==> flow/design.v <==
`timescale 1ns / 1ps
module GeAr_N20_R5_P5_with_recovery(
	input 		       clk,
    input  		[19:0] in1,
    input  		[19:0] in2,
    output reg  [20:0] res,
	output  		   if_error_delayed,
	output reg		   co1,
	output reg		   co2,
	output reg		   co3
    );
reg if_error_delayed_1, if_error_delayed_2;
wire cp2,cp3,if_error,if_error_1,if_error_2;
wire p5,p6,p7,p8,p9,p5p6,p7p8,p7p8p9;
wire p10,p11,p12,p13,p14,p10p11,p12p13,p12p13p14;
reg [9:0] sum1,sum2,sum3;
wire [9:0] in1c,in2c,in1cc,in2cc;
or  or_1 (p5,in1[5],in2[5]);
or  or_2 (p6,in1[6],in2[6]);
or  or_3 (p7,in1[7],in2[7]);
or  or_4 (p8,in1[8],in2[8]);
or  or_5 (p9,in1[9],in2[9]);
and and_1(p5p6,p5,p6);
and and_2(p7p8,p7,p8);
and and_3(p7p8p9,p7p8,p9);
and and_4(cp2,p5p6,p7p8p9); 
and and_5(if_error_1,cp2,co1);
always @ (posedge clk)
begin
	if_error_delayed_1 <= if_error_1;
end
or  or_6 (p10,in1[10],in2[10]);
or  or_7 (p11,in1[11],in2[11]);
or  or_8 (p12,in1[12],in2[12]);
or  or_9 (p13,in1[13],in2[13]);
or  or_10 (p14,in1[14],in2[14]);
and and_6(p10p11,p10,p11);
and and_7(p12p13,p12,p13);
and and_8(p12p13p14,p12p13,p14);
and and_9(cp3,p10p11,p12p13p14); 
and and_10(if_error_2,cp3,co2);
always @ (posedge clk)
begin
	if_error_delayed_2 <= if_error_2;
end	
or  or_11 (if_error_delayed,if_error_delayed_1,if_error_delayed_2);
assign in1c[9:0]  = {in1[14:6],if_error_delayed_1?1'b1:in1[5]};
assign in2c[9:0]  = {in2[14:6],if_error_delayed_1?1'b1:in2[5]};
assign in1cc[9:0] = {in1[19:11],if_error_delayed_2?1'b1:in1[10]};
assign in2cc[9:0] = {in2[19:11],if_error_delayed_2?1'b1:in2[10]};
always @ (*)
begin
	{co1,sum1[9:0]} 	= in1[ 9:0] + in2[ 9:0];
	{co2,sum2[9:0]} 	= in1c[9:0] + in2c[9:0];
	{co3,sum3[9:0]} 	= in1cc[9:0] + in2cc[9:0];
	res[20:0] 			= {co3,sum3[9:5],sum2[9:5],sum1[9:0]};
end
endmodule
Tool chain data of GeAr_N20_R5_P5_with_recovery. The steps from the RTL of GeAr_N20_R5_P5_with_recovery to its reports follow in flow order. Line numbers count from 1 in the design file above. Operators carry their Yosys type and port widths (W data, S select, Z words). Library cell names are shortened. Not given: --

Design top: GeAr_N20_R5_P5_with_recovery. Clock: clk. Standard-cell library: sky130hd. Timing corner: tt_025C_1v80.

Elaborated design. Yosys after proc, flatten, opt, wreduce and memory -nomap, before mapping. Enables and synchronous resets that opt folds into registers are not counted as muxes. Memory bits, and registers merged into a memory's read port (data or address), are not among the register bits. Print and check cells are not counted. Equal cells are merged and count once.

The figure for input bits is 41. The figure for flip-flop bits (word level) is 2.

The entry for muxes and demuxes reads 4. Under $add $sub $neg stands 3. Under bitwise operators stands 21.

Operator list (number): $add A10 B10 Y11 (3); $or A1 B1 Y1 (11); $and A1 B1 Y1 (10); $mux W1 (4).

Depth. Yosys ltp: most cells in a row. Word level: on the elaborated netlist, between registers, memories and ports. Mapped: between sequential cells and ports; inverters and the memories' decode and read muxes count.

The figure for word-level depth is 5. For ABC_AREA the number is 0. For mapped depth the number is 8. The entry for gate-level depth less buffers reads 8.

After synthesis. Source: synth_stat.txt of the flow (Yosys; design flattened, memories mapped). It holds for the ABC_AREA given above (unset counts as 0); a run with the other value may have another netlist. Totals and module areas in this step are rounded.

For buffers the number is 1. Mapped area: 1170 sq um. The entry for mapped flip-flops reads 2. The entry for cell count reads 158.

Cells by type: ha_1 (number 30, area in all 375.36 sq um); inv_1 (number 28, area in all 105.101 sq um); xnor2_1 (number 11, area in all 96.342 sq um); a21oi_1 (number 17, area in all 85.082 sq um); xor2_1 (number 6, area in all 52.55 sq um); o21ai_0 (number 9, area in all 45.043 sq um); nor2_1 (number 11, area in all 41.29 sq um); dfxtp_1 (number 2, area in all 40.038 sq um); a21o_1 (number 4, area in all 30.029 sq um); a311oi_2 (number 2, area in all 30.029 sq um); nand2_1 (number 7, area in all 26.275 sq um); nor2b_1 (number 4, area in all 25.024 sq um); fa_1 (number 1, area in all 20.019 sq um); nor3_1 (number 4, area in all 20.019 sq um); a31oi_1 (number 3, area in all 18.768 sq um); o21bai_4 (number 1, area in all 18.768 sq um); a211oi_1 (number 2, area in all 15.014 sq um); nand4_2 (number 1, area in all 12.512 sq um).

Not listed: further types 14, cells in them 15.

Timing after synthesis. Path of least setup slack by OpenSTA after synthesis, without wires, with an ideal clock, recovery checks aside; 20% of the period is set as input and as output delay. Where synthesis merged equal registers, the netlist keeps one of their names.

Path type: input -> output. Start point: input in1[12]. End point: output res[20]. The entry for data arrival time reads 2208 ps. Setup slack: 904 ps. The entry for driving pins on the path reads 8. Delay of the path: 1430 ps. Buffers on the path: 1. The figure for time at the first pin is 778 ps. The figure for period is 3890 ps. Output delay: 778 ps. Under synthesis period reached stands 2986 ps.

"delay of the path" = arrival - input delay + setup time. At an output port there is no setup time. "driving pins on the path": output pins that drive a net of the path, with the launching flip-flop's if there is one; two outputs of one cell count as two. "synthesis period reached" = period - worst setup slack (recovery checks aside). The figure is calculated, with input and output delays left at 20% of the set period. Between the ends stands the longest chain of elaborated cells between them, by number of cells; it is not shown to be the way that was timed. Of several equally long chains one is given. A line is the first line of the expression or statement that the cell stems from. Yosys adds cells for indexed reads and writes and turns some case tables into memories.

Cell sequence: inv_1 > ha_1 > a21oi_1 > o21ai_0 > o21bai_4 > a311oi_2 > o21bai_1 > buf_4. The figure for length of the longest elaborated chain is 1.

RTL lines, path post-synthesis: start: declaration (line 4) `input [19:0] in1,`; $add A10 B10 Y11 (line 55) `{co3,sum3[9:0]} = in1cc[9:0] + in2cc[9:0];`; end: declaration (line 6) `output reg  [20:0] res,`.

Some nets on the timed path still bear RTL names; the line given drives or declares the net.

Named nets, post-synthesis (line): co3 (55).

## Implementation results

Below are 2 stored runs of the flow (Yosys, OpenROAD; platform sky130hd) on GeAr_N20_R5_P5_with_recovery, each with its settings, unordered. Constraints: input delay and output delay 20% of the set period each, output load 0.01 pF.

Entry A has these settings: period_ns 1.63; CORE_UTILIZATION 53; SETUP_SLACK_MARGIN 0.21; PLACE_DENSITY 0.62; CORE_ASPECT_RATIO 1.92; GPL_TIMING_DRIVEN 1; CTS_CLUSTER_DIAMETER 227; CAP_MARGIN 25; SLEW_MARGIN 15; CORE_MARGIN 2. Outcome: incomplete, placement halted on GPL-0301.

Entry B has these settings: period_ns 2.82; CORE_UTILIZATION 63; SETUP_SLACK_MARGIN -0.09; PLACE_DENSITY 0.89; CORE_ASPECT_RATIO 1.3; CELL_PAD_IN_SITES_DETAIL_PLACEMENT 1; GPL_TIMING_DRIVEN 0; GPL_ROUTABILITY_DRIVEN 0; CTS_CLUSTER_DIAMETER 239; CAP_MARGIN 10; MIN_ROUTING_LAYER met1; MAX_ROUTING_LAYER met4; CORE_MARGIN 2; SLEW_MARGIN 20. Outcome: incomplete, placement halted on GPL-0301.
